==> flow/design.v <==
module MyDesign (
          dut_run             ,
          dut_busy            ,
          reset_b             ,
          clk                 ,
          dut_sram_write_address  ,
          dut_sram_write_data     ,
          dut_sram_write_enable   ,
          dut_sram_read_address   ,
          sram_dut_read_data      ,
          dut_wmem_read_address    ,
          wmem_dut_read_data
);
input                 dut_run;
output  reg              dut_busy;
input                 reset_b;
input                 clk;
output   reg [11:0]       dut_sram_write_address;
output   reg [15:0]       dut_sram_write_data;
output   reg             dut_sram_write_enable;
output   reg [11:0]       dut_sram_read_address;
input    [15:0]       sram_dut_read_data;
output   reg [11:0]       dut_wmem_read_address;
input    [15:0]       wmem_dut_read_data;
localparam  KERNEL_SIZE = 3;
localparam    S_IDLE = 3'b001;
localparam    S_FILL = 3'b010;
localparam    S_OUT = 3'b100;
reg [2:0] state_n;
reg [2:0] state_c;
reg [15:0] row0;
reg [15:0] row1;
reg [15:0] row2;
reg [9-1:0] weight;
reg [1:0] cnt_fill;
reg [1:0] dim;  
reg [4:0] cnt_r;
reg [4:0] cnt_w;
reg flag_w;
wire flag_w_n ;
reg flag_last;
wire flag_last_n;
reg flag_r;
wire flag_r_n;
wire [1:0] read_offset;
wire [14-1:0] wdata;
wire [16-1:0] dut_sram_write_data_n;
wire [6-1:0] dut_sram_read_address_n;
always@(posedge clk or negedge reset_b)begin
    if(!reset_b)
        state_c<= 0;
    else
        state_c <= state_n;
end
always@(*) begin
    case(state_c)
        S_IDLE: if( dut_run ) state_n <= S_FILL;
                else state_n <= S_IDLE;
        S_FILL: if( &cnt_fill ) state_n <= S_OUT;  
                else state_n <= S_FILL;
        S_OUT:  if( flag_last ) state_n <= S_IDLE;
                else if( flag_w ) state_n <= S_FILL;
                else    state_n <= S_OUT;
        default: state_n <= S_IDLE;
    endcase
end
assign flag_last_n = ( flag_w_n )? (&row2[7:0]) : 1'b0;  
always @ (posedge clk) begin
        flag_last <= flag_last_n;
end
always @ (posedge clk or negedge reset_b) begin
    if(!reset_b)
        cnt_fill <=0;
    else if( flag_w_n )
        cnt_fill <= 2'd3;
    else if(  state_c[1] )
        cnt_fill <= cnt_fill + 1;
    else if(!dut_busy)
        cnt_fill <= 0;
end
always @ (posedge clk or negedge reset_b) begin
    if(!reset_b)
        dut_wmem_read_address <= 12'd1;
    else
        dut_wmem_read_address <= 12'd1;
end
always @ (posedge clk or negedge reset_b) begin
    if(!reset_b)
        weight <= 0;
    else
        weight <= wmem_dut_read_data[8:0];
end
assign flag_r_n  = (dim[1])? (cnt_r==5'd15)  
              : (dim[0])? (cnt_r==5'd11)    
              :           (cnt_r==5'd09);   
always @ (posedge clk or negedge reset_b) begin
     if(!reset_b)
        flag_r <=0;
    else
        flag_r <= flag_r_n  ;
end
always @ (posedge clk or negedge reset_b) begin
    if(!reset_b)
        cnt_r <=0;
    else if(  (state_c[0] & state_n[1]) | flag_r )  
        cnt_r <= 0;
    else if(dut_busy)
        cnt_r <= cnt_r +1;
end
assign read_offset[1] = ((state_c[0] & state_n[1]) | (flag_r));
assign read_offset[0] = ( dut_busy & (!flag_r)  );
assign  dut_sram_read_address_n = (flag_last)? 0 : dut_sram_read_address[5:0] + read_offset;
always @ (posedge clk or negedge reset_b) begin
    if(!reset_b)
        dut_sram_read_address <= 0;
    else
        dut_sram_read_address <= {6'd0, dut_sram_read_address_n};
end
always@(posedge clk or negedge reset_b)begin
    if(!reset_b)
        dim <= 0;
    else if( state_c[0] & state_n[1]  )
        dim <= {sram_dut_read_data[4], sram_dut_read_data[2]};
    else if( flag_w )
        dim <= {row1[4], row1[2]};
end
always@(posedge clk)begin
        row2 <= sram_dut_read_data;                      
        row1 <= row2;                                    
        row0 <= row1;                                    
        dut_sram_write_data <= dut_sram_write_data_n ;   
end
assign flag_w_n = (dim[1])? (cnt_w==5'd13)
              : (dim[0])? (cnt_w==5'd9)
              :           (cnt_w==5'd7);
always @ (posedge clk) begin
    flag_w <= flag_w_n;
end
always @ (posedge clk or negedge reset_b) begin
    if(!reset_b)
        cnt_w <=0;
    else if(  (state_c[0] & state_n[1]) | (state_c[2] & state_n[1] ) )  
        cnt_w <= 0;
    else if( dut_sram_write_enable )
        cnt_w <= cnt_w +1;
end
always @ (posedge clk or negedge reset_b) begin
    if(!reset_b)
        dut_sram_write_enable <= 0;
    else if( flag_w_n | flag_w )
            dut_sram_write_enable <= 0;
    else if( state_c[2])
        dut_sram_write_enable <= 1;
end
wire [5-1:0] dut_sram_write_address_n;
assign dut_sram_write_address_n = dut_sram_write_address[4:0] + 1;
always @ (posedge clk or negedge reset_b) begin
    if(!reset_b)
        dut_sram_write_address <= 0;
    else if(state_c[2] & state_n[0])
        dut_sram_write_address <= 0;
    else if(dut_sram_write_enable)
        dut_sram_write_address <= dut_sram_write_address_n;
end
assign dut_sram_write_data_n =  (dim[1])? { 2'd0, wdata[14-1:0] }
                              : (dim[0])? { 6'd0, wdata[10-1:0] }
                              :           { 8'd0, wdata[8-1:0] };
genvar i;
wire [13:0] ans;
generate
    for(i=0;i<14;i=i+1)begin : pe
        PE inst( .w_i(weight), .A_i({ row2[i+2:i], row1[i+2:i], row0[i+2:i] }), .Z_o(wdata[i]) );  
    end
endgenerate
always @ (posedge clk or negedge reset_b) begin
    if(!reset_b)
        dut_busy <= 0;
    else if(flag_last_n)
        dut_busy <=0;
    else if(state_n[1])
        dut_busy <= 1;
end
endmodule
module PE(
    input [8:0] w_i,
    input [8:0] A_i,
    output Z_o
);
wire [8:0] conv;
assign conv = ~(w_i^A_i);
wire [1:0] sum1;
wire [1:0] sum2;
wire [1:0] sum3;
assign sum1 = conv[0]+conv[1]+conv[2];
assign sum2 = conv[3]+conv[4]+conv[5];
assign sum3 = conv[6]+conv[7]+conv[8];
assign Z_o = (sum1[1]&sum2[1] & (sum3[1]|sum3[0])) | (sum1[1]& (sum2[1]|sum2[0]) &sum3[1]) | ((sum1[1]|sum1[0]) &sum2[1]&sum3[1]) |
        (sum1[1]&sum1[0] & sum2[0] & sum3[0]) | (sum1[0] & sum2[1]&sum2[0] & sum3[0]) | (sum1[0] & sum2[0] & sum3[1]&sum3[0]) |
        (sum1[1]&sum1[0] & sum2[1]) | (sum1[1] & sum2[1]&sum2[0]) |
        (sum1[1]&sum1[0] & sum3[1]) | (sum1[1] & sum3[1]&sum3[0]) |
        (sum2[1]&sum2[0] & sum3[1]) | (sum2[1] & sum3[1]&sum3[0]);
endmodule
Step by step through the tools: MyDesign

The steps from the RTL of MyDesign to its reports follow in flow order.
Lines are those of the file above, counted from 1.
Library cell names are shortened.
Not given: n/a

Top module: MyDesign
Clock input: clk
Library: sky130hd
Corner: tt_025C_1v80

Word-level counts

Source: Yosys, flattened and elaborated, memories not mapped. Widths are those after wreduce. Registers that Yosys merges into a memory's read port (data or address) are not register bits. Print and check cells do not count. Equal cells are merged and count once.

Flip-flop bits (word level): 113
Bits of input ports: 35

Add/subtract/negate cells: 89
Equality and inequality tests: 10
Multiplexer cells: 28
Bitwise operators: 567
Reductions and logical operators: 9

Operators with widths:

| cell                                                             | number |
| 1-bit AND                                                        | 340 |
| 1-bit OR                                                         | 199 |
| 9-bit XOR                                                        | 14 |
| 9-bit inverter                                                   | 14 |
| 1-bit by 1-bit adder with 2-bit output                           | 42 |
| 2-bit by 1-bit adder with 2-bit output                           | 42 |
| 5-bit by 4-bit == test with 1-bit output (second input constant) | 5 |
| 12-bit 2-to-1 mux                                                | 2 |
| 5-bit 2-to-1 mux                                                 | 4 |
| 5-bit by 1-bit adder with 5-bit output (second input constant)   | 3 |
| 14-bit 2-to-1 mux                                                | 1 |
| 2-bit nonzero test                                               | 6 |
| 2-bit 2-to-1 mux                                                 | 6 |
| 10-bit 2-to-1 mux                                                | 1 |
| 3-bit parallel mux with 3-bit select                             | 1 |
| 3-bit 2-to-1 mux                                                 | 3 |
| 1-bit 2-to-1 mux                                                 | 9 |
| 8-bit AND reduction                                              | 1 |
| 6-bit by 2-bit adder with 6-bit output                           | 1 |
| 6-bit 2-to-1 mux                                                 | 1 |
| 5-bit by 3-bit == test with 1-bit output (second input constant) | 1 |
| 3-bit by 1-bit == test with 1-bit output (second input constant) | 1 |
| 3-bit by 1-bit != test with 1-bit output (second input constant) | 1 |
| 3-bit by 2-bit == test with 1-bit output (second input constant) | 1 |
| 3-bit == test (second input constant)                            | 1 |
| 2-bit by 1-bit adder with 2-bit output (second input constant)   | 1 |
| 2-bit AND reduction                                              | 1 |
| 1-bit zero test                                                  | 1 |

Longest topological paths

Yosys ltp: most cells in a row. Word level: on the elaborated netlist, between registers, memories and ports. Mapped: between sequential cells and ports; inverters and the memories' decode and read muxes count.

Depth in word-level cells: 20
ABC_AREA: 0
Depth in mapped cells: 9

Mapped cells and area

Yosys stat after the flow's synthesis: flattened, memories mapped to cells. It holds for the ABC_AREA given above (unset counts as 0); a run with the other value may have another netlist.
Totals and module areas in this step are rounded.

Cells by type:

| cell type | number | total area (um2) |
| dfxtp_1   | 64     | 1.28E+03 |
| xnor2_1   | 124    | 1.09E+03 |
| dfrtp_1   | 40     | 1,000.96 |
| fa_1      | 43     | 860.826 |
| nor2_1    | 65     | 243.984 |
| buf_4     | 27     | 202.694 |
| nand2_1   | 51     | 191.434 |
| xor2_1    | 18     | 157.651 |
| a21oi_1   | 31     | 155.149 |
| o21ai_0   | 25     | 125.12 |
| buf_2     | 22     | 110.106 |
| ha_1      | 6      | 75.072 |
| o21bai_1  | 7      | 52.55 |
| mux2i_1   | 5      | 50.048 |
| nand4_1   | 8      | 50.048 |
| a211oi_1  | 6      | 45.043 |
| o211ai_1  | 5      | 37.536 |
| nor2_2    | 5      | 31.28 |

Not listed: further types 23, cells in them 43.

Standard cells after synthesis: 595
Cell area after synthesis: 6,077 um2
Sequential area: 2,282 um2
Mapped flip-flops: 104
Buffer cells: 51

The figures by module come from a second, unflattened synthesis with its own total; it is not the netlist above.

Cells (unflattened synthesis): 571
Area total of the unflattened synthesis: 6,178 um2

Rows give one instance, submodules left out.

Modules:

| module   | instances | cells | area (um2) | sequential area (um2) |
| MyDesign | 1         | 263   | 3,393      | 2,282 |
| PE       | 14        | 22    | 198.9      | 0.0 |

Worst setup path after synthesis

Path of least setup slack by OpenSTA after synthesis, without wires, with an ideal clock, recovery checks aside; 20% of the period is set as input and as output delay. Where synthesis merged equal registers, the netlist keeps one of their names.

Kind: register -> register
From: reg state_c[2]
To: reg dut_sram_read_address[4]
Clock period: 2,200 ps
Setup time: 77 ps
Launch time at the first pin: 0 ps
Data arrival time: 2,010 ps
Required time: 2,123 ps
Slack: 113 ps
Path delay: 2,087 ps
Stages on the path: 9
Buffers on the path: 1
Synthesis period reached: 2,087 ps

"path delay" is the arrival time less input delay plus setup time.
"stages on the path": output pins that drive a net of the path, with the launching flip-flop's if there is one; two outputs of one cell count as two.
"synthesis period reached" is the clock period less the worst setup slack; recovery checks do not enter. This is arithmetic on one report: input and output delays are still those of the set period (20% each).
Between the ends stands the longest chain of elaborated cells between them, by number of cells; it is not shown to be the way that was timed. Of several equally long chains one is given.
A line is the first line of the expression or statement that the cell stems from. Yosys adds cells for indexed reads and writes and turns some case tables into memories.

Cell sequence: dfrtp_1 -> nand3b_2 -> nor2_2 -> or2_1 -> buf_6 -> inv_1 -> fa_1 -> or3_1 -> a21oi_1
Cells in the longest elaborated chain: 6

Ends and longest elaborated chain, post-synthesis:

| item                                   | line | RTL |
| start: declaration                     | 30   | `reg [2:0] state_c;` |
| start: assignment                      | 51   | `state_c<= 0;` |
| start: assignment                      | 53   | `state_c <= state_n;` |
| 3-bit == test                          | 56   | `case(state_c)` |
| 3-bit parallel mux with 3-bit select   | 56   |  |
| 1-bit AND                              | 110  | `assign read_offset[1] = ((state_c[0] & state_n[1]) \| (flag_r));` |
| 1-bit OR                               | 110  |  |
| 6-bit by 2-bit adder with 6-bit output | 112  | `assign  dut_sram_read_address_n = (flag_last)? 0 : dut_sram_read_address[5:0] + read_offset;` |
| 6-bit 2-to-1 mux                       | 112  |  |
| end: assignment                        | 115  | `dut_sram_read_address <= 0;` |
| end: assignment                        | 117  | `dut_sram_read_address <= {6'd0, dut_sram_read_address_n};` |
| end: declaration                       | 21   | `output   reg [11:0]       dut_sram_read_address;` |

Worst path after layout

From the final timing report of stored run 1: the path of least setup slack in the routed layout; clock arrival at registers is part of the times.
The report prints the path's times to 10 ps; the period is as set.

Kind: input -> register
From: in dut_run
To: reg dut_sram_read_address[4]
Clock period: 4,630 ps
Setup time: 70 ps
Launch time at the first pin: 930 ps
Data arrival time: 3,130 ps
Required time: 4,920 ps
Slack: 1,790 ps
Stages on the path: 9
Buffers on the path: 2

Between the ends stands the longest chain of elaborated cells between them, by number of cells; it is not shown to be the way that was timed. Of several equally long chains one is given.

Cell sequence: clkdlybuf4s50_1 -> nand3b_2 -> nor2_2 -> or2_1 -> buf_6 -> inv_1 -> fa_1 -> or3_1 -> a21oi_1
Cells in the longest elaborated chain: 6

Ends and longest elaborated chain, post-layout:

| item                                   | line | RTL |
| start: declaration                     | 14   | `input                 dut_run;` |
| 2-bit 2-to-1 mux                       | 57   | `S_IDLE: if( dut_run ) state_n <= S_FILL;` |
| 3-bit parallel mux with 3-bit select   | 56   | `case(state_c)` |
| 1-bit AND                              | 110  | `assign read_offset[1] = ((state_c[0] & state_n[1]) \| (flag_r));` |
| 1-bit OR                               | 110  |  |
| 6-bit by 2-bit adder with 6-bit output | 112  | `assign  dut_sram_read_address_n = (flag_last)? 0 : dut_sram_read_address[5:0] + read_offset;` |
| 6-bit 2-to-1 mux                       | 112  |  |
| end: assignment                        | 115  | `dut_sram_read_address <= 0;` |
| end: assignment                        | 117  | `dut_sram_read_address <= {6'd0, dut_sram_read_address_n};` |
| end: declaration                       | 21   | `output   reg [11:0]       dut_sram_read_address;` |

## Implementation results

Top module MyDesign; platform sky130hd; tools Yosys and OpenROAD; 2 stored runs in no particular order. Input and output delays are each 20% of the period that was set; the output load is 0.01 pF.
"clock period achieved" = clock period - worst setup slack. The figure is calculated, with input and output delays left at 20% of the set period.
By "critical path time" is meant the share of the clock period that the worst setup path is allowed (20% is reserved at inputs, 20% at outputs), minus its slack. Clock arrival times at its registers enter into it.
By "total design power" is meant OpenSTA's value without simulated activity: inputs other than the clock are taken to toggle once in ten clock periods, and the tool carries that through the logic.
"critical path time" is known to 10 ps.
Measured values are rounded.
Settings: -- = not set for that run.

| name                                  | stored run 1      | stored run 2         |
| period_ns                             | 4.63              | 1.71                 |
| CORE_UTILIZATION                      | 25                | 65                   |
| PLACE_DENSITY_LB_ADDON                | 0.23              | 0.15                 |
| HOLD_SLACK_MARGIN                     | 0.07              | --                   |
| CORE_ASPECT_RATIO                     | 0.53              | --                   |
| CORE_MARGIN                           | 6                 | 2                    |
| CELL_PAD_IN_SITES_GLOBAL_PLACEMENT    | 1                 | --                   |
| CELL_PAD_IN_SITES_DETAIL_PLACEMENT    | 2                 | --                   |
| ABC_AREA                              | 0                 | --                   |
| GPL_TIMING_DRIVEN                     | 0                 | --                   |
| GPL_ROUTABILITY_DRIVEN                | 1                 | --                   |
| CTS_CLUSTER_SIZE                      | 41                | 13                   |
| MAX_ROUTING_LAYER                     | met4              | --                   |
| CAP_MARGIN                            | 20                | 20                   |
| SLEW_MARGIN                           | 20                | 20                   |
| CTS_CLUSTER_DIAMETER                  | --                | 360                  |
| MIN_ROUTING_LAYER                     | --                | met2                 |
| clock period achieved (ps)            | 2,839             | 2,291                |
| final design utilization              | 0.321             | 0.919                |
| die footprint (um2)                   | 28,380            | 10,140               |
| smallest setup slack (ps)             | 1,791             | -581                 |
| total design power (µW)               | 3,605             | 10,520               |
| critical path time (ps)               | 1,910             | 2,290                |
| worst setup path type                 | input -> register | register -> register |
| standard-cell area after layout (um2) | 7,453             | 8,413                |
| Yosys chip area after synthesis (um2) | 6,077             | 6,077                |
